==> flow/design.v <==
module function_search(
    find,
    reset,
    enable,
    clk,
    result,
    done,
    read_data,
    read_addr,
    read_en,
    read_clk
);
input [15:0] find;
input reset;
input enable;
input clk;
input [15:0] read_data;
output reg [15:0] result;
output reg done = 0;
output [9:0] read_addr;
output reg read_en = 0;
output reg read_clk = 0;
reg [1:0] next_state;
reg [9:0] min;
reg [9:0] mid;
reg [9:0] max;
assign read_addr = mid;
reg counting;
always @(posedge reset or posedge clk)
begin
    if (reset)
    begin
        min <= 10'h000;
        mid <= 10'h1FF;
        max <= 10'h3FF;
        done <= 0;
        read_en <= 0;
        read_clk <= 0;
        next_state <= 0;
    end else if (enable) begin
        case(next_state)
            0:
            begin
                if (max < min || mid == 0)
                begin
                    result <= read_data;
                    done <= 1;
                    next_state <= 3;
                end else begin
                    mid <= min + ((max - min) >> 1);
                    read_en <= 1;
                    read_clk <= 0;
                    next_state <= 1;
                end
            end
            1:
            begin
                read_clk <= 1;
                next_state <= 2;
            end
            2:
            begin
                if (find > read_data)
                begin
                    min <= mid + 1;
                    result <= read_data;
                    next_state <= 0;
                end
                else if (find < read_data)
                begin
                    max <= mid - 1;
                    next_state <= 0;
                end else begin
                    result <= read_data;
                    done <= 1;
                    next_state <= 3;
                end
            end
            default:
            begin
            end
        endcase
    end
end
endmodule
# ---- Tool chain data of function_search
# The steps from the RTL of function_search to its reports follow in flow order.
# Line numbers count from 1 in the design file above.
# Operators: Yosys type, input widths -> output width; for muxes data width and select width s.
# Cell names lack the library's common part.
# The mark - stands for no value.
dict set report inputs {
  top {function_search}
  clock {clk}
  library {sky130hd}
  lib_corner {tt_025C_1v80}
}

# ---- Word level
# Counts by Yosys on the flattened word-level netlist (proc, flatten, opt, wreduce; memories kept). Register bits leave out memories and registers merged into their read ports (data or address). Print and check cells are left out. Cells with the same type and inputs are merged into one.
dict set report classes {
  n_mux 14
  bitwise 3
  compare 3
  n_reduce_logical 13
  n_addsub 4
  equal 7
}
# cell count
set op_table {}
lappend op_table {{$mux 16} 3}
lappend op_table {{$pmux 16 s2} 1}
lappend op_table {{$gt 16x16->1} 1}
lappend op_table {{$lt 16x16->1} 1}
lappend op_table {{$add 10x1->10 const B} 1}
lappend op_table {{$sub 10x1->10 const B} 1}
lappend op_table {{$sub 10x10->10} 1}
lappend op_table {{$lt 10x10->1} 1}
lappend op_table {{$add 10x9->10} 1}
lappend op_table {{$logic_not 10->1} 1}
lappend op_table {{$reduce_and 5->1} 2}
lappend op_table {{$reduce_and 3->1} 3}
lappend op_table {{$ne 2x2->1 const B} 4}
lappend op_table {{$pmux 2 s3} 1}
lappend op_table {{$mux 2} 3}
lappend op_table {{$reduce_bool 2->1} 2}
lappend op_table {{$reduce_and 4->1} 1}
lappend op_table {{$pmux 1 s2} 2}
lappend op_table {{$mux 1} 4}
lappend op_table {{$not 1->1} 3}
lappend op_table {{$ne 3x3->1 const B} 1}
lappend op_table {{$reduce_bool 3->1} 1}
lappend op_table {{$eq 2x1->1 const B} 1}
lappend op_table {{$eq 2x2->1 const B} 1}
lappend op_table {{$logic_not 2->1} 1}
lappend op_table {{$reduce_and 2->1} 1}
lappend op_table {{$logic_or 1x1->1} 1}
dict set report word_totals {
  input_bits 35
  elab_cells 52
  regBits 51
}

# ---- Longest topological paths
# Longest topological path by Yosys (ltp), each cell counted once; first at word level (registers and memories cut), then after technology mapping (sequential cells cut; the memories' decode and read muxes count).
dict set report logic_depth {
  word_depth 4
  ABC_AREA 0
  depth_mapped 14
  mapped_depth_nobuf 14
}

# ---- Mapped cells and area
# The flow's flattened synthesis, as Yosys stat reports it; memories are mapped. The netlist is that of the ABC_AREA named above (0 if unset); the other value can give another one.
# Totals and module areas in this step are rounded.
dict set report mapped {
  mapped_cells 339
  mapped_area_um2 3400
  flip_flops 52
  buffers 12
  seqArea_um2 1400
}
# type count type_area_um2
set types {}
lappend types {dfstp_2 20 525.504}
lappend types {edfxtp_1 16 480.461}
lappend types {ha_1 37 462.944}
lappend types {dfrtp_1 16 400.384}
lappend types {xnor2_1 20 175.168}
lappend types {o21ai_0 31 155.149}
lappend types {inv_1 37 138.883}
lappend types {mux2_2 8 90.086}
lappend types {mux2i_1 9 90.086}
lappend types {xor2_1 9 78.826}
lappend types {nor2_1 20 75.072}
lappend types {a21oi_1 14 70.067}
lappend types {nor3_1 11 55.053}
lappend types {nand2_1 14 52.55}
lappend types {nand3_1 9 45.043}
lappend types {fa_1 2 40.038}
lappend types {clkbuf_1 8 30.029}
lappend types {o211ai_1 4 30.029}
# Not listed: further types 33, cells in them 54.

# ---- Timing after synthesis
# Path of least setup slack by OpenSTA after synthesis, without wires, with an ideal clock, recovery checks aside; 20% of the period is set as input and as output delay. Where synthesis merged equal registers, the netlist keeps one of their names.
dict set report synth_path {
  path_type {input to register}
  from {input read_data[15]}
  to {register result[0]}
  path_stages 8
  t_required_ns 4.734
  setup_time_ns 0.406
  arrival_time_ns 3.220
  tclk_ns 5.14
  path_delay_ns 2.598
  path_slack_ns 1.514
  synth_period_reached_ns 3.626
}
# "path_delay_ns" = arrival - input delay + setup time.
# "path_stages" counts driving pins, that of a launching flip-flop among them; a cell with two outputs on the path counts twice.
# "synth_period_reached_ns" is the clock period less the worst setup slack; recovery checks do not enter. This is arithmetic on one report: input and output delays are still those of the set period (20% each).
# The rows between start and end are the longest chain of elaborated cells between them; the timing report does not say that the signal goes this way. Where chains are equally long, one stands for them.
# Each line given opens the expression or statement behind the cell; cells for indexed reads and writes are added by Yosys, which also makes memories of some case tables.
# At most two assigning lines are given for a register; there are more.
# Only ways into the end's enable, where the timed path ends, are counted here.
dict set report synth_via {
  cell_sequence {inv_1 > ha_1 > nand4_1 > nor3_1 > o211ai_1 > o211ai_1 > inv_1 > a2111oi_2}
  elab_chain_cells 3
  cells_between 4
  lines_between 2
}
# element line_no
set synth_rtl {}
lappend synth_rtl {{start, declared} 17} ;# input [15:0] read_data;
lappend synth_rtl {{$gt 16x16->1} 63} ;# if (find > read_data)
lappend synth_rtl {{$ne 3x3->1} -}
lappend synth_rtl {{$reduce_and 5->1} -}
lappend synth_rtl {{end, assigned} 66} ;# result <= read_data;
lappend synth_rtl {{end, assigned} 74} ;# result <= read_data;
lappend synth_rtl {{end, declared} 18} ;# output reg [15:0] result;

# ---- Worst path after layout
# From the final timing report of run A: the path of least setup slack in the routed layout; clock arrival at registers is part of the times.
dict set report layout_path {
  path_type {register to register}
  from {register max[0]}
  to {register mid[8]}
  t_required_ns 3.09
  path_slack_ns -0.39
  setup_time_ns 0.06
  path_stages 15
  arrival_time_ns 3.48
  tclk_ns 2.83
}
# The rows between start and end are the longest chain of elaborated cells between them; the timing report does not say that the signal goes this way. Where chains are equally long, one stands for them.
dict set report layout_via {
  cell_sequence {dfstp_2 > nor2b_4 > fa_2 > nor2b_4 > o311a_1 > o21ai_1 > nand2b_1 > xor2_2 > ha_4 > and3_1 > a221o_1 > nor3_2 > o21bai_1 > xor2_1 > mux2_4}
  elab_chain_cells 4
  cells_between 6
  lines_between 2
}
# element line_no
set layout_rtl {}
lappend layout_rtl {{start, declared} 26} ;# reg [9:0] max;
lappend layout_rtl {{start, assigned} 35} ;# max <= 10'h3FF;
lappend layout_rtl {{start, assigned} 71} ;# max <= mid - 1;
lappend layout_rtl {{$lt 10x10->1} 44} ;# if (max < min || mid == 0)
lappend layout_rtl {{$logic_or 1x1->1} 44}
lappend layout_rtl {{$not 1->1} -}
lappend layout_rtl {{$reduce_and 3->1} -}
lappend layout_rtl {{end, assigned} 34} ;# mid <= 10'h1FF;
lappend layout_rtl {{end, assigned} 50} ;# mid <= min + ((max - min) >> 1);
lappend layout_rtl {{end, declared} 25} ;# reg [9:0] mid;

--- measured runs ---
Flow measurements of function_search on sky130hd: 2 stored runs with different settings, listed in no order. Input and output delays are each 20% of the period that was set; the output load is 0.01 pF.
"totalPower_uw": no workload was simulated; the value follows from the tool's default switching activity.
The results are shown rounded.

[flow] run A: files
==> flow/run.sh <==
#!/bin/bash
# the make line also repeats the synthesis and layout settings of config.mk as NAME=value (left out here)
make -C /OpenROAD-flow-scripts/flow DESIGN_CONFIG=/design/flow/config.mk WORK_HOME=/design/flow/orfs CLKGATE_MAP_FILE= finish
==> flow/config.mk <==
export PLATFORM = sky130hd
export DESIGN_NAME = function_search
export DESIGN_NICKNAME = function_search
export VERILOG_FILES = /design/flow/design.v
export SDC_FILE = /design/flow/constraint.sdc
export NUM_CORES = 4
export LEC_CHECK = 0
export CAP_MARGIN = 20
export CELL_PAD_IN_SITES_GLOBAL_PLACEMENT = 1
export CORE_ASPECT_RATIO = 0.69
export CORE_MARGIN = 2
export CORE_UTILIZATION = 51
export CTS_CLUSTER_DIAMETER = 95
export GPL_TIMING_DRIVEN = 0
export MAX_ROUTING_LAYER = met5
export MIN_ROUTING_LAYER = met2
export PLACE_DENSITY = 0.47
export SETUP_SLACK_MARGIN = 0.06
export SLEW_MARGIN = 30
==> flow/constraint.sdc <==
create_clock -name core_clock -period 2.83 [get_ports {clk}]
set_input_delay 0.5660 -clock core_clock [delete_from_list [all_inputs] [get_ports {clk}]]
set_output_delay 0.5660 -clock core_clock [all_outputs]
set_load 0.01 [all_outputs]

[flow] run A: metrics
[metrics] yosys.chip_area_um2 = 3400
[metrics] final_setup_ws_ns = -0.39
[metrics] total_die_area_um2 = 7400
[metrics] totalPower_uw = 1700
[metrics] setupTns_ns = -1.0
[metrics] post_route_util_pct = 73

[flow] run B: files
==> flow/run.sh <==
#!/bin/bash
# the make line also repeats the synthesis and layout settings of config.mk as NAME=value (left out here)
make -C /OpenROAD-flow-scripts/flow DESIGN_CONFIG=/design/flow/config.mk WORK_HOME=/design/flow/orfs CLKGATE_MAP_FILE= finish
==> flow/config.mk <==
export PLATFORM = sky130hd
export DESIGN_NAME = function_search
export DESIGN_NICKNAME = function_search
export VERILOG_FILES = /design/flow/design.v
export SDC_FILE = /design/flow/constraint.sdc
export NUM_CORES = 4
export LEC_CHECK = 0
export CAP_MARGIN = 20
export CELL_PAD_IN_SITES_DETAIL_PLACEMENT = 0
export CORE_MARGIN = 2
export CORE_UTILIZATION = 25
export CTS_CLUSTER_DIAMETER = 186
export GPL_ROUTABILITY_DRIVEN = 1
export MAX_ROUTING_LAYER = met5
export MIN_ROUTING_LAYER = met2
export PLACE_DENSITY_LB_ADDON = 0.18
export SETUP_SLACK_MARGIN = -0.06
export SLEW_MARGIN = 20
==> flow/constraint.sdc <==
create_clock -name core_clock -period 2.67 [get_ports {clk}]
set_input_delay 0.5340 -clock core_clock [delete_from_list [all_inputs] [get_ports {clk}]]
set_output_delay 0.5340 -clock core_clock [all_outputs]
set_load 0.01 [all_outputs]

[flow] run B: metrics
[metrics] totalPower_uw = 2200
[metrics] post_route_util_pct = 38
[metrics] yosys.chip_area_um2 = 3400
[metrics] setupTns_ns = -3.5
[metrics] final_setup_ws_ns = -0.49
[metrics] total_die_area_um2 = 15000
--- end ---
