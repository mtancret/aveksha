==> flow/design.v <==
module io_controller(
    reset,
    mode_select,
    mode_input,
    clk,
    mote_tdo,
    shift_tdi,
    shift_tms,
    shift_tck,
    func_data,
    pc_data,
    mote_tdi,
    mote_tms,
    mote_tck,
    mode,
    mode_reset,
    pld_data
);
input reset;
input mode_select;
input [1:0] mode_input;
input clk;
input mote_tdo;
input shift_tdi;
input shift_tms;
input shift_tck;
input [15:0] func_data;
input [15:0] pc_data;
output mote_tdi;
output mote_tms;
output mote_tck;
output reg [1:0] mode;
output reg mode_reset;
inout [15:0] pld_data;
reg io_saved;
reg mode0;
reg mode1;
reg mode2;
reg mode3;
reg saved_tdi;
reg saved_tms;
reg saved_tck;
reg [1:0] next_state;
always @(posedge reset or posedge clk)
begin
    if (reset)
    begin
        mode_reset <= 0;
        io_saved <= 0;
        mode0 <= 1;
        mode1 <= 0;
        mode2 <= 0;
        mode3 <= 0;
        saved_tdi <= 0;
        saved_tms <= 0;
        saved_tck <= 0;
        mode <= 0;
        next_state <= 0;
    end
    else if (mode_select)
    begin
    	if (next_state == 0)
        begin
            saved_tdi <= mote_tdi;
            saved_tms <= mote_tms;
            saved_tck <= mote_tck;
            next_state <= 1;
        end
        else if (next_state == 1)
        begin
            io_saved <= 1;
            mode <= mode_input;
            next_state <= 2;
        end else begin
            mode_reset <= 1;
            mode0 <= (mode == 0) ? 1 : 0;
            mode1 <= (mode == 1) ? 1 : 0;
            mode2 <= (mode == 2) ? 1 : 0;
            mode3 <= (mode == 3) ? 1 : 0;
            next_state <= 3;
        end
    end else begin
        io_saved <= 0;
        mode_reset <= 0;
        next_state <= 0;
    end
end
assign pld_data[15:0] =
    (io_saved) ? 16'bzzzzzzzzzzzzzzzz :
    ((mode0) ? {5'bzzzzz, mote_tdo, 10'bzzzzzzzzzz} :
    ((mode1) ? 16'bzzzzzzzzzzzzzzzz :
    ((mode2) ? func_data :
    ((mode3) ? pc_data :
    {5'bzzzzz, mote_tdo, 10'bzzzzzzzzzz} ))));
assign mote_tck =
    (io_saved) ? saved_tck :
    ((mode0) ? pld_data[11] :
    ((mode1) ? saved_tck :
    ((mode2) ? shift_tck :
    ((mode3) ? shift_tck :
    pld_data[11] ))));
assign mote_tdi =
    (io_saved) ? saved_tdi :
    ((mode0) ? pld_data[9] :
    ((mode1) ? saved_tdi :
    ((mode2) ? shift_tdi :
    ((mode3) ? shift_tdi :
    pld_data[9] ))));
assign mote_tms =
    (io_saved) ? saved_tms :
    ((mode0) ? pld_data[8] :
    ((mode1) ? saved_tms :
    ((mode2) ? shift_tms :
    ((mode3) ? shift_tms :
    pld_data[8] ))));
endmodule
Reports on io_controller. Tool output for the design above, in the order of the flow. Line numbers count from 1 in the design file above. Cell names lack the library's common part. Not given: --

Top module: io_controller. Clock port: clk. Cell library: sky130hd. Timing corner: tt_025C_1v80.

Elaborated design. Counts by Yosys on the flattened word-level netlist (proc, flatten, opt, wreduce; memories kept). Register bits leave out memories and registers merged into their read ports (data or address). Print and check cells are left out. Cells with the same type and inputs are merged into one.

Under flip-flop bits (word level) stands 13. Output and inout bits: 22. Under elaborated cells stands 60.

Eq/ne operators: 7. Under mux-type cells stands 33. The figure for bitwise logic cells is 2. Reductions and logical operators: 7.

Operators with widths (number): two-way mux 16 bit (5); two-way mux 1 bit (26); AND reduction 2 bit (3); AND reduction 3 bit (2); == test 2 x 1 -> 1 bit (second input constant) (2); == test 2 bit (second input constant) (2); inequality test 2 bit (second input constant) (2); zero test 2 bit (2); two-way mux 2 bit (2); inverter 1 bit (2); inequality test 2 x 1 -> 1 bit (second input constant) (1).

Longest topological paths. Yosys ltp: most cells in a row. Word level: on the elaborated netlist, between registers, memories and ports. Mapped: between sequential cells and ports; inverters and the memories' decode and read muxes count.

The figure for depth after elaboration is 10. The figure for ABC_AREA is 0. The figure for mapped depth is 4.

Mapped cells and area. Source: synth_stat.txt of the flow (Yosys; design flattened, memories mapped). It holds for the ABC_AREA given above (unset counts as 0); a run with the other value may have another netlist. The area totals of this step are shown rounded.

The entry for cells in the netlist reads 94. The figure for chip area (Yosys) is 0.00082 mm². Under sequential part of the area stands 0.00033 mm². The entry for mapped flip-flops reads 13.

Cells by type: dfrtp_1 (number 11, total area 275.264 µm²); a22oi_1 (number 14, total area 105.101 µm²); nor2_1 (number 18, total area 67.565 µm²); dfstp_2 (number 2, total area 52.55 µm²); o2bb2ai_1 (number 6, total area 52.55 µm²); nand2_1 (number 7, total area 26.275 µm²); nand2b_1 (number 4, total area 25.024 µm²); o21ai_0 (number 5, total area 25.024 µm²); mux2_2 (number 2, total area 22.522 µm²); nand3b_1 (number 3, total area 22.522 µm²); a21oi_1 (number 3, total area 15.014 µm²); o21ai_1 (number 3, total area 15.014 µm²); nand2b_4 (number 1, total area 13.763 µm²); o31ai_2 (number 1, total area 12.512 µm²); buf_6 (number 1, total area 11.261 µm²); inv_1 (number 3, total area 11.261 µm²); or3_4 (number 1, total area 11.261 µm²); buf_2 (number 2, total area 10.01 µm²).

Not listed: further types 6, cells in them 7.

Worst setup path after synthesis. Path of least setup slack by OpenSTA after synthesis, without wires, with an ideal clock, recovery checks aside; 20% of the period is set as input and as output delay. Where synthesis merged equal registers, the netlist keeps one of their names.

Path type: reg2out. Start: reg mode0. End: out pld_data[12]. The figure for clock period is 1680 ps. The entry for time at the first pin reads 0 ps. Under arrival time stands 1064 ps. For required time the number is 1344 ps. The entry for path slack reads 280 ps. For path delay the number is 1064 ps. For driving pins on the path the number is 4. For buffers on the path the number is 2. Period reached after synthesis: 1400 ps.

"path delay" is the arrival time less input delay plus setup time. At an output port there is no setup time. "driving pins on the path" counts driving pins, that of a launching flip-flop among them; a cell with two outputs on the path counts twice. "period reached after synthesis" is the clock period less the worst setup slack; recovery checks do not enter. This is arithmetic on one report: input and output delays are still those of the set period (20% each). The rows between start and end are the longest chain of elaborated cells between them; the timing report does not say that the signal goes this way. Where chains are equally long, one stands for them. Each line given opens the expression or statement behind the cell; cells for indexed reads and writes are added by Yosys, which also makes memories of some case tables.

Path through: dfstp_2 buf_2 clkbuf_1 nor2_1. Cells in the longest elaborated chain: 2.

Ends and longest elaborated chain, after synthesis: start: declaration (line 36) `reg mode0;`; start: assignment (line 50) `mode0 <= 1;`; start: assignment (line 76) `mode0 <= (mode == 0) ? 1 : 0;`; two-way mux 16 bit (line 90) `((mode0) ? {5'bzzzzz, mote_tdo, 10'bzzzzzzzzzz} :`; two-way mux 16 bit (line 89) `(io_saved) ? 16'bzzzzzzzzzzzzzzzz :`; end: declaration (line 34) `inout [15:0] pld_data;`.

Path in the finished layout. From the final timing report of run 2: the path of least setup slack in the routed layout; clock arrival at registers is part of the times. The path's times are printed in steps of 10 ps; the period is the one set.

Path type: reg2out. Start: reg mode0. End: out mote_tdi. The figure for clock period is 978 ps. The entry for time at the first pin reads 240 ps. Under arrival time stands 1330 ps. For required time the number is 780 ps. The entry for path slack reads -550 ps. For driving pins on the path the number is 6. For buffers on the path the number is 2.

The rows between start and end are the longest chain of elaborated cells between them; the timing report does not say that the signal goes this way. Where chains are equally long, one stands for them.

Path through: dfstp_2 buf_6 nand2b_4 nand2b_4 o2bb2ai_2 buf_2. Cells in the longest elaborated chain: 7.

Ends and longest elaborated chain, after layout: start: declaration (line 36) `reg mode0;`; start: assignment (line 50) `mode0 <= 1;`; start: assignment (line 76) `mode0 <= (mode == 0) ? 1 : 0;`; two-way mux 16 bit (line 90) `((mode0) ? {5'bzzzzz, mote_tdo, 10'bzzzzzzzzzz} :`; two-way mux 16 bit (line 89) `(io_saved) ? 16'bzzzzzzzzzzzzzzzz :`; two-way mux 1 bit (line 107) `((mode3) ? shift_tdi :`; two-way mux 1 bit (line 106) `((mode2) ? shift_tdi :`; two-way mux 1 bit (line 105) `((mode1) ? saved_tdi :`; two-way mux 1 bit (line 104) `((mode0) ? pld_data[9] :`; two-way mux 1 bit (line 103) `(io_saved) ? saved_tdi :`; end: declaration (line 29) `output mote_tdi;`.

Add stored flow runs of io_controller

Design io_controller on sky130hd. What follows are 2 stored runs of the flow, each under its own settings; their order means nothing. The constraints put input and output delay at 20% of the set period each and load the outputs with 0.01 pF. "reached clock period" means the clock period less the worst setup slack. The figure is calculated, with input and output delays left at 20% of the set period. "allowed time less slack (worst setup path)": the worst setup path's part of the clock period (all of it between registers, 20% less for each end at a port) less its slack. A launch clock that arrives late makes it longer, a capture clock that arrives late makes it shorter. "overall power" is the tool's figure for a default switching activity; nothing was simulated. "allowed time less slack (worst setup path)" is known to 10 ps. The measured numbers are rounded.

Run 1 has these settings: period_ns 1.91; CORE_UTILIZATION 46; SETUP_SLACK_MARGIN 0.19; PLACE_DENSITY 0.43; CORE_ASPECT_RATIO 0.97; CELL_PAD_IN_SITES_GLOBAL_PLACEMENT 1; CELL_PAD_IN_SITES_DETAIL_PLACEMENT 2; TNS_END_PERCENT 35; ABC_AREA 1; CTS_CLUSTER_SIZE 13; MAX_ROUTING_LAYER met5; CAP_MARGIN 20; CORE_MARGIN 2; SLEW_MARGIN 20. Outcome: no results, placement failed with GPL-0301.

Run 2 has these settings: period_ns 0.978; CORE_UTILIZATION 28; PLACE_DENSITY 0.49; CORE_ASPECT_RATIO 1.49; CELL_PAD_IN_SITES_GLOBAL_PLACEMENT 1; TNS_END_PERCENT 55; GPL_TIMING_DRIVEN 0; CAP_MARGIN 20; CORE_MARGIN 2; SLEW_MARGIN 20. The synthesis area reads 0.00082 mm². For the worst slack on setup checks the run shows -550 ps. The final design utilization comes to 63%. For the allowed time less slack (worst setup path) the run shows 1330 ps. Class of the worst setup path: reg2out. The measured standard-cell area after layout is 0.0017 mm². The overall power reads 0.0028 W. The post-route setup TNS comes to -11000 ps. The reached clock period comes to 1527 ps. For the overall die area the run shows 0.0034 mm².
